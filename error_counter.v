==> flow/design.v <==
`timescale 1ns / 1ps
module error_counter #(parameter width = 12)(
    input wire data_i,
    input wire data_o,
    input wire rst,
    input wire signal_clk,
    output reg [width:0] number_right,
    output reg [width:0] number_wrong
    );
    reg [width:0] number_total;
    always @ (posedge rst, posedge signal_clk) begin
        if (rst) begin
            number_right <= 0;
            number_wrong <= 0;
            number_total <= 0;
        end else begin
            number_total = number_total + 1;
            if (data_o == data_i) begin
                number_right = number_right + 1;
            end else begin 
                number_wrong = number_wrong + 1;
            end
        end
    end
endmodule
# From RTL to reports: error_counter
# What the tools print for error_counter, step after step.
# Line numbers count from 1 in the design file above.
# Operators carry their Yosys type and port widths (W data, S select, Z words).
# Cell names lack the library's common part.
# The mark -- stands for no value.
[inputs] top="error_counter" clock="signal_clk" lib="sky130hd" corner="tt_025C_1v80"

# Elaborated design
# Yosys after proc, flatten, opt, wreduce and memory -nomap, before mapping. Enables and synchronous resets that opt folds into registers are not counted as muxes. Memory bits, and registers merged into a memory's read port (data or address), are not among the register bits. Print and check cells are not counted. Equal cells are merged and count once.
[classes] equal=1 addsub=2
[op_table] operator="$add A13 B1 Y13 const B" count=2
[op_table] operator="$eq A1 B1 Y1" count=1
[bits] register_bits=26 output_inout_bits=26 input_bits=4

# Longest topological paths
# Longest topological path by Yosys (ltp), each cell counted once; first at word level (registers and memories cut), then after technology mapping (sequential cells cut; the memories' decode and read muxes count).
[logic_depth] ltp_word=1 ABC_AREA=0 depth_mapped=4 depth_no_buf=4

# Mapped cells and area
# The flow's flattened synthesis, as Yosys stat reports it; memories are mapped. The netlist is that of the ABC_AREA named above (0 if unset); the other value can give another one.
# The area totals of this step are shown rounded.
[by_type] cell="dfrtp_1" count=26 type_area_um2=650.624
[by_type] cell="xnor2_1" count=19 type_area_um2=166.41
[by_type] cell="nand2_1" count=15 type_area_um2=56.304
[by_type] cell="xor2_1" count=6 type_area_um2=52.55
[by_type] cell="nand4_1" count=6 type_area_um2=37.536
[by_type] cell="nand3_1" count=6 type_area_um2=30.029
[by_type] cell="ha_1" count=2 type_area_um2=25.024
[by_type] cell="nand4_4" count=1 type_area_um2=21.27
[by_type] cell="nor2_1" count=5 type_area_um2=18.768
[by_type] cell="and4_1" count=2 type_area_um2=17.517
[by_type] cell="xnor2_2" count=1 type_area_um2=16.266
[by_type] cell="and3_1" count=2 type_area_um2=12.512
[by_type] cell="and3_4" count=1 type_area_um2=11.261
[by_type] cell="and3b_1" count=1 type_area_um2=8.758
[by_type] cell="nor3_1" count=1 type_area_um2=5.005
[by_type] cell="inv_1" count=1 type_area_um2=3.754
[mapped] mapped_area_um2=1100 mapped_cells=95 ff_cells=26 sequential_area_um2=650 buf_cells=0

# Path before layout
# Path of least setup slack by OpenSTA after synthesis, without wires, with an ideal clock, recovery checks aside; 20% of the period is set as input and as output delay. Where synthesis merged equal registers, the netlist keeps one of their names.
[synth_path] path_kind="register -> register" startpoint="register number_wrong[3]" endpoint="register number_wrong[12]" arrival_time_ns=1.167 slack_ns=0.359 n_path_buf=0 clock_period_ns=1.65 t_first_pin_ns=0.000 delay_ns=1.291 setup_ns=0.124 stages=5 t_required_ns=1.526 period_less_setup_slack_ns=1.291
# "delay_ns" is the arrival time less input delay plus setup time.
# "stages": output pins that drive a net of the path, with the launching flip-flop's if there is one; two outputs of one cell count as two.
# "period_less_setup_slack_ns" is the clock period less the worst setup slack; recovery checks do not enter. This is arithmetic on one report: input and output delays are still those of the set period (20% each).
# Between the ends stands the longest chain of elaborated cells between them, by number of cells; it is not shown to be the way that was timed. Of several equally long chains one is given.
# A line is the first line of the expression or statement that the cell stems from. Yosys adds cells for indexed reads and writes and turns some case tables into memories.
[synth_via] cell_sequence="dfrtp_1 > and4_1 > and4_1 > nand4_1 > xnor2_1" elab_chain_cells=1
[synth_rtl] element="start, declared" line_no=8 rtl="output reg [width:0] number_wrong"
[synth_rtl] element="start, assigned" line_no=14 rtl="number_wrong <= 0;"
[synth_rtl] element="start, assigned" line_no=21 rtl="number_wrong = number_wrong + 1;"
[synth_rtl] element="$add A13 B1 Y13" line_no=21
[synth_rtl] element="end, assigned" line_no=14
[synth_rtl] element="end, assigned" line_no=21
[synth_rtl] element="end, declared" line_no=8

# Top module error_counter; platform sky130hd; tools Yosys and OpenROAD; 2 stored runs in no particular order. Input and output delays are each 20% of the period that was set; the output load is 0.01 pF.
run="run A" settings period_ns=0.918 CORE_UTILIZATION=63 SETUP_SLACK_MARGIN=0.1 PLACE_DENSITY=0.38 CORE_ASPECT_RATIO=0.8 CORE_MARGIN=6 CELL_PAD_IN_SITES_GLOBAL_PLACEMENT=0 CAP_MARGIN=35 MAX_ROUTING_LAYER="met5" SLEW_MARGIN=20
run="run A" outcome="no final report: placement broke off with DPL-0038"
run="run B" settings period_ns=1.68 CORE_UTILIZATION=53 SETUP_SLACK_MARGIN=0.28 PLACE_DENSITY_LB_ADDON=0.19 HOLD_SLACK_MARGIN=0.1 CELL_PAD_IN_SITES_GLOBAL_PLACEMENT=2 ABC_AREA=0 CTS_CLUSTER_DIAMETER=193 CAP_MARGIN=20 CORE_MARGIN=2 SLEW_MARGIN=20
run="run B" outcome="no final report: placement broke off with FLW-0024"
