==> flow/design.v <==
module modulate (clk,reset,in,out);
	input 	clk;
	input 	reset;
	input 	[1:0] in;
	output wire	out;
	wire	signal2, signal4, signal8, signal16;
	Divider2 divider2(.reset(reset), .in(clk), .out(signal2));
	Divider4 divider4(.reset(reset), .in(clk), .out(signal4));
	Divider8 divider8(.reset(reset), .in(clk), .out(signal8));
	Divider16 divider16(.reset(reset), .in(clk), .out(signal16));
	assign out 	= 	(in==2'd0)?signal2:
					(in==2'd1)?signal4:
					(in==2'd2)?signal8:
					(in==2'd3)?signal16:1'd0;
endmodule
module Divider2(reset, in, out);             
    input		in, reset;
    output reg	out;
    reg	[3: 0] 	count;
    always @ (posedge in or negedge reset) 
    begin
        if(~reset) 
        begin
            out   <= 1'b0;
            count <= 1'b0;
        end 
        else 
        begin
            count = count + 1'b1;
            if(count == 4'd1) begin
                out   <= ~out;
                count <= 0;
            end
        end
    end
endmodule
module Divider4(reset, in, out);             
    input		in, reset;
    output reg	out;
    reg	[3: 0] 	count;
    always @ (posedge in or negedge reset) 
    begin
        if(~reset) 
        begin
            out   <= 1'b0;
            count <= 1'b0;
        end 
        else 
        begin
            count = count + 1'b1;
            if(count == 4'd3) begin
                out   <= ~out;
                count <= 0;
            end
        end
    end
endmodule
module Divider8(reset, in, out);             
    input		in, reset;
    output reg	out;
    reg	[3: 0] 	count;
    always @ (posedge in or negedge reset) 
    begin
        if(~reset) 
        begin
            out   <= 1'b0;
            count <= 1'b0;
        end 
        else 
        begin
            count = count + 1'b1;
            if(count == 4'd7) begin
                out   <= ~out;
                count <= 0;
            end
        end
    end
endmodule
module Divider16(reset, in, out);             
    input		in, reset;
    output reg	out;
    reg	[3: 0] 	count;
    always @ (posedge in or negedge reset) 
    begin
        if(~reset) 
        begin
            out   <= 1'b0;
            count <= 1'b0;
        end 
        else 
        begin
            count = count + 1'b1;
            if(count == 4'd15) begin
                out   <= ~out;
                count <= 0;
            end
        end
    end
endmodule
## Reports on modulate

What the tools print for modulate, step after step.
Lines are those of the file above, counted from 1.
Library cell names are shortened.
Not given: n/a

| set-up | value |
|---|---|
| design top | modulate |
| clock | clk |
| library | sky130hd |
| library corner | tt_025C_1v80 |

## Elaborated design

Counts by Yosys on the flattened word-level netlist (proc, flatten, opt, wreduce; memories kept). Register bits leave out memories and registers merged into their read ports (data or address); mux counts leave out enables and synchronous resets folded into registers. Print and check cells are left out. Cells with the same type and inputs are merged into one.

| bit counts | value |
|---|---|
| flip-flop bits (word level) | 20 |
| bits in latches | 0 |
| bits in writable memories | 0 |
| memory bits (read-only) | 0 |
| word width x clocked read ports | 0 |
| memories | 0 |
| input port bits | 4 |
| output and inout port bits | 1 |

| cells by class | value |
|---|---|
| $add $sub $neg | 4 |
| multiply operators | 0 |
| div/mod/pow operators | 0 |
| order comparisons | 0 |
| eq/ne operators | 7 |
| shifts and indexed selects | 0 |
| multiplexer cells | 8 |
| bitwise gates (word level) | 4 |
| reduce/logical cells | 1 |

Operators by type and width:

| operator | number |
|---|---|
| adder 4 x 1 -> 4 bit with constant B | 4 |
| 2-to-1 mux 4 bit | 4 |
| NOT 1 bit | 4 |
| equality test 2 bit with constant B | 2 |
| equality test 4 x 1 -> 1 bit with constant B | 1 |
| equality test 4 x 2 -> 1 bit with constant B | 1 |
| equality test 4 x 3 -> 1 bit with constant B | 1 |
| equality test 4 bit with constant B | 1 |
| 2-to-1 mux 1 bit | 4 |
| equality test 2 x 1 -> 1 bit with constant B | 1 |
| zero test 2 bit | 1 |

## Longest topological paths

Longest topological path by Yosys (ltp), each cell counted once; first at word level (registers and memories cut), then after technology mapping (sequential cells cut; the memories' decode and read muxes count).

| depth | value |
|---|---|
| depth after elaboration | 5 |
| ABC_AREA | 0 |
| depth in mapped cells | 5 |
| mapped depth without buffers | 5 |

## Netlist

The flow's flattened synthesis, as Yosys stat reports it; memories are mapped. The netlist is that of the ABC_AREA named above (0 if unset); the other value can give another one.

| synthesis totals | value |
|---|---|
| cell count | 95 |
| cell area after synthesis | 1,018.5 sq um |
| sequential area | 500.5 sq um |
| flip-flops | 20 |
| buffer cells | 0 |

Cell types:

| type | number | total area (sq um) |
|---|---|---|
| dfrtp_1 | 20 | 500.48 |
| ha_1 | 8 | 100.096 |
| xnor2_1 | 6 | 52.55 |
| xor2_1 | 4 | 35.034 |
| a21boi_0 | 4 | 30.029 |
| and3b_1 | 3 | 26.275 |
| inv_1 | 7 | 26.275 |
| nor2b_1 | 4 | 25.024 |
| mux4_2 | 1 | 22.522 |
| nand2_1 | 6 | 22.522 |
| nor2_1 | 6 | 22.522 |
| nand3_1 | 4 | 20.019 |
| nor3_1 | 4 | 20.019 |
| o21ai_0 | 4 | 20.019 |
| a21oi_1 | 3 | 15.014 |
| nor3b_1 | 2 | 15.014 |
| or3_4 | 1 | 11.261 |
| a21oi_2 | 1 | 8.758 |

Not listed: further types 7, cells in them 7.
By module: a second synthesis without flattening, with its own total; a netlist apart from the flattened one above.

| second synthesis, totals | value |
|---|---|
| cell total of the unflattened synthesis | 124 |
| area total of the unflattened synthesis | 1,273.7 sq um |

Rows give one instance, submodules left out.

By module:

| module | times used | cells | area (sq um) |
|---|---|---|---|
| Divider16 | 1 | 36 | 349.1 |
| Divider8 | 1 | 32 | 322.8 |
| Divider4 | 1 | 29 | 297.8 |
| Divider2 | 1 | 26 | 281.5 |
| modulate | 1 | 1 | 22.5 |

## Worst setup path after synthesis

Path of least setup slack by OpenSTA after synthesis, without wires, with an ideal clock, recovery checks aside; 20% of the period is set as input and as output delay. Where synthesis merged equal registers, the netlist keeps one of their names.

| path after synthesis | value |
|---|---|
| kind | register to register |
| start point | register divider8.count[0] |
| end point | register divider8.out |
| clock period | 1,310 ps |
| setup time | 141 ps |
| data arrival time | 1,264 ps |
| data required time | 1,169 ps |
| setup slack | -95 ps |
| path delay | 1,405 ps |
| stages on the path | 5 |
| path buffers | 0 |
| synthesis period reached | 1,405 ps |

"path delay" = arrival - input delay + setup time.
"stages on the path": output pins that drive a net of the path, with the launching flip-flop's if there is one; two outputs of one cell count as two.
"synthesis period reached" = period - worst setup slack (recovery checks aside). The figure is calculated, with input and output delays left at 20% of the set period.
Between the ends stands the longest chain of elaborated cells between them, by number of cells; it is not shown to be the way that was timed. Of several equally long chains one is given.
Each line given opens the expression or statement behind the cell; cells for indexed reads and writes are added by Yosys, which also makes memories of some case tables.
At most two assigning lines are given for a register; there are more.

| on the way, after synthesis | value |
|---|---|
| path through | dfrtp_1 -> ha_1 -> or3_4 -> o32ai_1 -> xor2_1 |
| length of the longest elaborated chain | 2 |
| elaborated cells between the ends (all ways) | 2 |
| RTL lines with such cells | 2 |

Ends and longest elaborated chain, after synthesis:

| what | line | text |
|---|---|---|
| start, declared | 61 | `reg [3: 0] count;` |
| start, assigned | 67 | `count <= 1'b0;` |
| start, assigned | 71 | `count = count + 1'b1;` |
| adder 4 x 1 -> 4 bit | 71 |  |
| equality test 4 x 3 -> 1 bit | 72 | `if(count == 4'd7) begin` |
| end, assigned | 66 | `out   <= 1'b0;` |
| end, assigned | 73 | `out   <= ~out;` |
| end, declared | 60 | `output reg out;` |

## Path in the finished layout

Path of least setup slack in the final report of record 1 (OpenROAD, finished layout, wires in). Where an end is a register, its clock arrival counts in the times.
The path's times are printed in steps of 10 ps; the period is the one set.

| path after layout | value |
|---|---|
| kind | register to output |
| start point | register divider8.out |
| end point | output out |
| clock period | 1,590 ps |
| external output delay | 320 ps |
| data arrival time | 1,320 ps |
| data required time | 1,270 ps |
| setup slack | -50 ps |
| stages on the path | 3 |
| path buffers | 1 |

Between the ends stands the longest chain of elaborated cells between them, by number of cells; it is not shown to be the way that was timed. Of several equally long chains one is given.

| on the way, after layout | value |
|---|---|
| path through | dfrtp_1 -> mux4_2 -> buf_6 |
| length of the longest elaborated chain | 3 |
| elaborated cells between the ends (all ways) | 3 |
| RTL lines with such cells | 3 |

Ends and longest elaborated chain, after layout:

| what | line | text |
|---|---|---|
| start, declared | 60 | `output reg out;` |
| start, assigned | 66 | `out   <= 1'b0;` |
| start, assigned | 73 | `out   <= ~out;` |
| 2-to-1 mux 1 bit | 13 | `(in==2'd2)?signal8:` |
| 2-to-1 mux 1 bit | 12 | `(in==2'd1)?signal4:` |
| 2-to-1 mux 1 bit | 11 | `assign out = (in==2'd0)?signal2:` |
| end, declared | 5 | `output wire out;` |

## Implementation results

Stored flow runs of modulate (2 of them; Yosys, OpenROAD, sky130hd). They differ in their settings and are not a sequence. Constraints: input delay and output delay 20% of the set period each, output load 0.01 pF.
"achieved period" means the clock period less the worst setup slack. The figure is calculated, with input and output delays left at 20% of the set period.
By "allowed time less slack (worst setup path)" is meant the share of the clock period that the worst setup path is allowed (20% is reserved at inputs, 20% at outputs), minus its slack. Clock arrival times at its registers enter into it.
"overall power" rests on the timing tool's default activity at the inputs, not on a simulated workload.
"allowed time less slack (worst setup path)" is known to 10 ps.

## Record 1

==> flow/run.sh <==
#!/bin/bash
# the make line also repeats the synthesis and layout settings of config.mk as NAME=value (left out here)
make -C /OpenROAD-flow-scripts/flow DESIGN_CONFIG=/design/flow/config.mk WORK_HOME=/design/flow/orfs CLKGATE_MAP_FILE= finish
==> flow/config.mk <==
export PLATFORM = sky130hd
export DESIGN_NAME = modulate
export DESIGN_NICKNAME = modulate
export VERILOG_FILES = /design/flow/design.v
export SDC_FILE = /design/flow/constraint.sdc
export NUM_CORES = 4
export LEC_CHECK = 0
export CAP_MARGIN = 20
export CORE_MARGIN = 2
export CORE_UTILIZATION = 47
export SLEW_MARGIN = 20
==> flow/constraint.sdc <==
create_clock -name core_clock -period 1.59 [get_ports {clk}]
set_input_delay 0.3180 -clock core_clock [delete_from_list [all_inputs] [get_ports {clk}]]
set_output_delay 0.3180 -clock core_clock [all_outputs]
set_load 0.01 [all_outputs]

| result of record 1 | value |
|---|---|
| total negative setup slack | -46 ps |
| Yosys chip area after synthesis | 1,018.5 sq um |
| utilization after layout | 0.601 |
| standard-cell area after layout | 1,203.7 sq um |
| area inside the die boundary | 2,555.3 sq um |
| allowed time less slack (worst setup path) | 1,320 ps |
| critical path type | register to output |
| setup slack of the critical path | -46 ps |
| achieved period | 1,636 ps |
| overall power | 0.8223 mW |

## Record 2

==> flow/run.sh <==
#!/bin/bash
# the make line also repeats the synthesis and layout settings of config.mk as NAME=value (left out here)
make -C /OpenROAD-flow-scripts/flow DESIGN_CONFIG=/design/flow/config.mk WORK_HOME=/design/flow/orfs CLKGATE_MAP_FILE= finish
==> flow/config.mk <==
export PLATFORM = sky130hd
export DESIGN_NAME = modulate
export DESIGN_NICKNAME = modulate
export VERILOG_FILES = /design/flow/design.v
export SDC_FILE = /design/flow/constraint.sdc
export NUM_CORES = 4
export LEC_CHECK = 0
export CAP_MARGIN = 20
export CORE_MARGIN = 2
export CORE_UTILIZATION = 51
export GPL_TIMING_DRIVEN = 1
export MAX_ROUTING_LAYER = met5
export MIN_ROUTING_LAYER = met2
export PLACE_DENSITY_LB_ADDON = 0.08
export SLEW_MARGIN = 25
export TNS_END_PERCENT = 95
==> flow/constraint.sdc <==
create_clock -name core_clock -period 1.71 [get_ports {clk}]
set_input_delay 0.3420 -clock core_clock [delete_from_list [all_inputs] [get_ports {clk}]]
set_output_delay 0.3420 -clock core_clock [all_outputs]
set_load 0.01 [all_outputs]

| result of record 2 | value |
|---|---|
| achieved period | 1,663 ps |
| utilization after layout | 0.595 |
| setup slack of the critical path | 47 ps |
| allowed time less slack (worst setup path) | 1,320 ps |
| critical path type | register to output |
| standard-cell area after layout | 1,143.6 sq um |
| Yosys chip area after synthesis | 1,018.5 sq um |
| total negative setup slack | 0 ps |
| area inside the die boundary | 2,370.2 sq um |
| overall power | 0.7658 mW |
